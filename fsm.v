==> flow/design.v <==
`timescale 1ns / 1ps
module fsm(
    input clk,reset,
    input sa,
    input sb,
    output [2:0] A,
    output [2:0] B
    );
     parameter green_a=60, yellow=5,green_b=50,sec_10=10;
     wire done_green,done_yellow,done_green_b,res,done_10_sec;
     reg[3:0] curr_state,next_state;
     parameter     s0=3'd0,
                   s1=3'd1,
                   s2=3'd2,
                   s3=3'd3,
                   s4=3'd4,
                   s5=3'd5,
                   s6=3'd6,
                   s7=3'd7,
                   s8=4'd8,
                   s9=4'd9,
                   s10=4'd10,
                   s11=4'd11;
     timer#(green_a,yellow,green_b,sec_10) timer_1( clk,res,curr_state,done_green,done_yellow,done_green_b,done_10_sec);   
     always@(posedge clk,posedge reset) begin
     if(reset)
       curr_state<=s0;     
     else
       curr_state<=next_state;
       end
    always@(*)begin
    case(curr_state)
    s0:begin  
        next_state=s1;
       end
    s1:begin  
        if(done_green)
          if(sb)
           next_state=s4;
          else
           next_state=s2;
         else
          next_state=s1;
       end
    s2:next_state=s3;  
    s3:begin  
        if(done_10_sec)
           if(sb)
            next_state=s4;
           else
            next_state=s2;
        else
           next_state=s3;
       end
    s4:next_state=s5;  
    s5:if(done_yellow)  
        next_state=s6;    
       else
        next_state=s5;
    s6:next_state=s7;  
    s7:if(done_green_b)  
          if(sa)
           next_state=s10;
          else if(sb)
           next_state=s8;
          else
           next_state=s10;
       else
        next_state=s7;
    s8:next_state=s9;  
    s9: if(done_10_sec)   
          if(sa)
           next_state=s10;
          else if(sb)
           next_state=s8;
          else
           next_state=s10;
         else
         next_state=s9;
    s10:next_state=s11; 
    s11:if(done_yellow) 
        next_state=s0;    
       else
        next_state=s11;
    default: next_state=s0;
    endcase
    end
    assign res=   (curr_state==s0|curr_state==s2|curr_state==s4|curr_state==s6|curr_state==s8|curr_state==s10);
    assign A[0]=  (curr_state==s0|curr_state== s1|curr_state== s2|curr_state==  s3);            
    assign B[2]=  (curr_state==s0|curr_state==s1|curr_state==s2|curr_state==s3|curr_state==s4|curr_state==s5);            
    assign A[1]=  (curr_state==s4|curr_state==s5);            
    assign B[1]=  (curr_state==s10|curr_state==s11);  
    assign A[2]=  (curr_state==s6|curr_state==s7|curr_state==s8|curr_state==s9|curr_state==s10|curr_state==s11);            
    assign B[0]=  (curr_state==s6|curr_state==s7|curr_state==s8|curr_state==s9);            
endmodule
`timescale 1ns / 1ps
module timer#(parameter green_a=60,yellow=5,green_b=50,sec_10=10)(
    input clk,
    input reset,
    input [3:0] state,
    output done_green,done_yellow,done_green_b,done_10_sec
    );
   reg[9:0] Q_reg,Q_next;
    always@(posedge clk,posedge reset)begin
    if(reset)begin
     Q_reg<=0;
    end
    else
     Q_reg<=Q_next;
    end
    always@(*)begin
    Q_next=Q_reg+1;
    end
    assign done_green=(Q_reg==green_a-1);
    assign done_yellow=(Q_reg==yellow-1);
    assign done_green_b=(Q_reg==green_b-1);
    assign done_10_sec=(Q_reg==sec_10-1);
endmodule
; ---- From RTL to reports: fsm
; What the tools print for fsm, step after step.
; Line numbers count from 1 in the design file above.
; Cell names lack the library's common part.
; Not given: --
[design]
design = fsm
clock = clk
cell_library = sky130hd
pvt_corner = tt_025C_1v80

; ---- Word level
; Source: Yosys, flattened and elaborated, memories not mapped. Widths are those after wreduce; folded enables and synchronous resets count as part of the registers. Registers that Yosys merges into a memory's read port (data or address) are not register bits. Print and check cells do not count.
[bits]
out_inout_bits = 6
clocked_rd_ports_x_width = 0
wordCells = 53
n_memories = 0
latchBits = 0
ramBits = 0
rom_bits = 0
inputBits = 4
ff_bits = 14
[classes]
shifts = 0
n_reduce_logical = 1
n_mul = 0
add_sub_neg = 1
n_mux = 10
n_logic = 17
div = 0
compare = 0
eq_ne = 22
[ops]
columns = cell, count
row1 = parallel mux 4 bit (select 12 bit), 1
row2 = == test 4 x 3 -> 1 bit (second input constant), 8
row3 = == test 10 x 6 -> 1 bit (second input constant), 2
row4 = bitwise OR 1 bit, 17
row5 = == test 4 x 2 -> 1 bit (second input constant), 4
row6 = == test 4 bit (second input constant), 4
row7 = 2-to-1 mux 4 bit, 4
row8 = adder 10 x 1 -> 10 bit (second input constant), 1
row9 = == test 10 x 3 -> 1 bit (second input constant), 1
row10 = == test 10 x 4 -> 1 bit (second input constant), 1
row11 = == test 4 x 1 -> 1 bit (second input constant), 2
row12 = 2-to-1 mux 3 bit, 2
row13 = 2-to-1 mux 2 bit, 3
row14 = zero test 4 bit, 1

; ---- Logic depth
; Yosys ltp: most cells in a row. Word level: on the elaborated netlist, between registers, memories and ports. Mapped: between sequential cells and ports; inverters and the memories' decode and read muxes count.
[depth]
ltp_word = 6
ABC_AREA = 0
depth_mapped = 5
mapped_depth_nobuf = 5

; ---- Netlist
; Yosys stat after the flow's synthesis: flattened, memories mapped to cells. It holds for the ABC_AREA given above (unset counts as 0); a run with the other value may have another netlist.
; The area totals of this step are shown rounded.
[by_type]
columns = cell, count, area_total_um2
row1 = dfrtp_1, 21, 525.504
row2 = a21o_1, 6, 45.043
row3 = xnor2_1, 5, 43.792
row4 = ha_1, 3, 37.536
row5 = nand2_1, 8, 30.029
row6 = dfstp_2, 1, 26.275
row7 = xor2_1, 3, 26.275
row8 = nand4_1, 4, 25.024
row9 = or4_1, 3, 22.522
row10 = or4_4, 2, 22.522
row11 = nand3_1, 4, 20.019
row12 = or2_2, 3, 18.768
row13 = nand3b_1, 2, 15.014
row14 = nor3_1, 3, 15.014
row15 = and2_1, 2, 12.512
row16 = nor4_1, 2, 12.512
row17 = or2_1, 2, 12.512
row18 = inv_1, 3, 11.261
; Other cell types: 10; their cells: 12.
[mapped]
mapped_cells = 89
ff_cells = 22
seqArea_um2 = 552
synth_area_um2 = 1000
buffers = 2
; The figures by module come from a second, unflattened synthesis with its own total; it is not the netlist above.
[unflattened]
cells_unflattened = 96
hier_area_um2 = 850
; Rows give one instance, submodules left out.
[by_module]
columns = mod, cells, instances, seq_area_um2, area_um2
row1 = timer, 46, 1, 250, 487
row2 = fsm, 50, 1, 100, 363

; ---- Path before layout
; Path of least setup slack by OpenSTA after synthesis, without wires, with an ideal clock, recovery checks aside; 20% of the period is set as input and as output delay. Where synthesis merged equal registers, the netlist keeps one of their names.
[synth_path]
kind = reg-to-reg
startpoint = register timer_1.Q_reg[4]
endpoint = register curr_state
required_time_ps = 1712
delay_ps = 1762
path_slack_ps = 68
path_buffers = 0
clock_period_ps = 1830
driving_pins = 4
launch_ps = 0
arrival_ps = 1644
setup_time_ps = 118
synth_period_reached_ps = 1762
; "delay_ps" is the arrival time less input delay plus setup time.
; "driving_pins": output pins that drive a net of the path, with the launching flip-flop's if there is one; two outputs of one cell count as two.
; "synth_period_reached_ps" = period - worst setup slack (recovery checks aside). The figure is calculated, with input and output delays left at 20% of the set period.
; An end named without its bit number is one bit of that signal or, where synthesis recoded a state register, one of its new flip-flops.
; The rows between start and end are the longest chain of elaborated cells between them; the timing report does not say that the signal goes this way. Where chains are equally long, one stands for them.
; A line is the first line of the expression or statement that the cell stems from. Yosys adds cells for indexed reads and writes and turns some case tables into memories.
[synth_via]
cell_sequence = dfrtp_1 -> or4_4 -> or4_4 -> a21o_1
elab_chain_len = 3
cells_between = 11
cone_lines = 11
classes_between = 4 x eq/ne; 7 x mux
[synth_rtl]
columns = element, line
row1 = start: declaration, 103  ; reg[9:0] Q_reg,Q_next;
row2 = start: assignment, 106  ; Q_reg<=0;
row3 = start: assignment, 109  ; Q_reg<=Q_next;
row4 = == test 10 x 3 -> 1 bit, 115  ; assign done_yellow=(Q_reg==yellow-1);
row5 = 2-to-1 mux 4 bit, 81  ; s11:if(done_yellow)
row6 = parallel mux 4 bit (select 12 bit), 32  ; case(curr_state)
row7 = end: assignment, 27  ; curr_state<=s0;
row8 = end: assignment, 29  ; curr_state<=next_state;
row9 = end: declaration, 11  ; reg[3:0] curr_state,next_state;

; ---- Worst path after layout
; Path of least setup slack in the final report of run 1 (OpenROAD, finished layout, wires in). Where an end is a register, its clock arrival counts in the times.
; The report prints the path's times to 10 ps; the period is as set.
[layout_path]
kind = reg-to-output
startpoint = register curr_state
endpoint = output port A[2]
arrival_ps = 1580
path_slack_ps = -210
clock_period_ps = 1710
output_delay_ps = 340
path_buffers = 1
required_time_ps = 1370
launch_ps = 300
driving_pins = 4
; An end named without its bit number is one bit of that signal or, where synthesis recoded a state register, one of its new flip-flops.
; The rows between start and end are the longest chain of elaborated cells between them; the timing report does not say that the signal goes this way. Where chains are equally long, one stands for them.
[layout_via]
cell_sequence = dfrtp_1 -> or4_4 -> or2_1 -> buf_2
elab_chain_len = 6
cells_between = 11
classes_between = 6 x eq/ne; 5 x logic
[layout_rtl]
columns = element, line
row1 = start: declaration, 11  ; reg[3:0] curr_state,next_state;
row2 = start: assignment, 27  ; curr_state<=s0;
row3 = start: assignment, 29  ; curr_state<=next_state;
row4 = == test 4 x 3 -> 1 bit, 93  ; assign A[2]=  (curr_state==s6|curr_state==s7|curr_state==s8|curr_state==s9|curr_state==s10|curr_state==s11);
row5 = bitwise OR 1 bit (5 in a row), 93
row6 = end: declaration, 6  ; output [2:0] A,

; Flow measurements of fsm on sky130hd: 2 stored runs with different settings, listed in no order. Input and output delays are each 20% of the period that was set; the output load is 0.01 pF.
; "achievedPeriod_ps" means the clock period less the worst setup slack. The figure is calculated, with input and output delays left at 20% of the set period.
; "worst_setup_path_time_ps": the worst setup path's part of the clock period (all of it between registers, 20% less for each end at a port) less its slack. A launch clock that arrives late makes it longer, a capture clock that arrives late makes it shorter.
; "design_power_uw" is the tool's figure for a default switching activity; nothing was simulated.
; "worst_setup_path_time_ps" is given in steps of 10 ps.
; The measured numbers are rounded.

[run 1: settings]
period_ns = 1.71
CORE_UTILIZATION = 39
SETUP_SLACK_MARGIN = -0.01
PLACE_DENSITY = 0.67
TNS_END_PERCENT = 70
CAP_MARGIN = 30
CORE_MARGIN = 2
SLEW_MARGIN = 20
[run 1: results]
final_setup_tns_ps = -547
fin_ws_ps = -208
die_area_um2 = 2990
ys_area_um2 = 1000
design_power_uw = 809
final_cell_area_um2 = 1330
final_util_frac = 0.543
achievedPeriod_ps = 1918
worst_setup_path_time_ps = 1580
timing.worst_path_kind = reg-to-output

[run 2: settings]
period_ns = 1.75
CORE_UTILIZATION = 29
SETUP_SLACK_MARGIN = 0.22
PLACE_DENSITY_LB_ADDON = 0.2
CORE_ASPECT_RATIO = 1.17
CORE_MARGIN = 9
TNS_END_PERCENT = 35
CTS_CLUSTER_SIZE = 48
SLEW_MARGIN = 40
MAX_ROUTING_LAYER = met4
CAP_MARGIN = 20
[run 2: results]
final_setup_tns_ps = -450
fin_ws_ps = -189
die_area_um2 = 5900
ys_area_um2 = 1000
design_power_uw = 936
final_cell_area_um2 = 1440
final_util_frac = 0.446
achievedPeriod_ps = 1939
worst_setup_path_time_ps = 1590
timing.worst_path_kind = reg-to-output
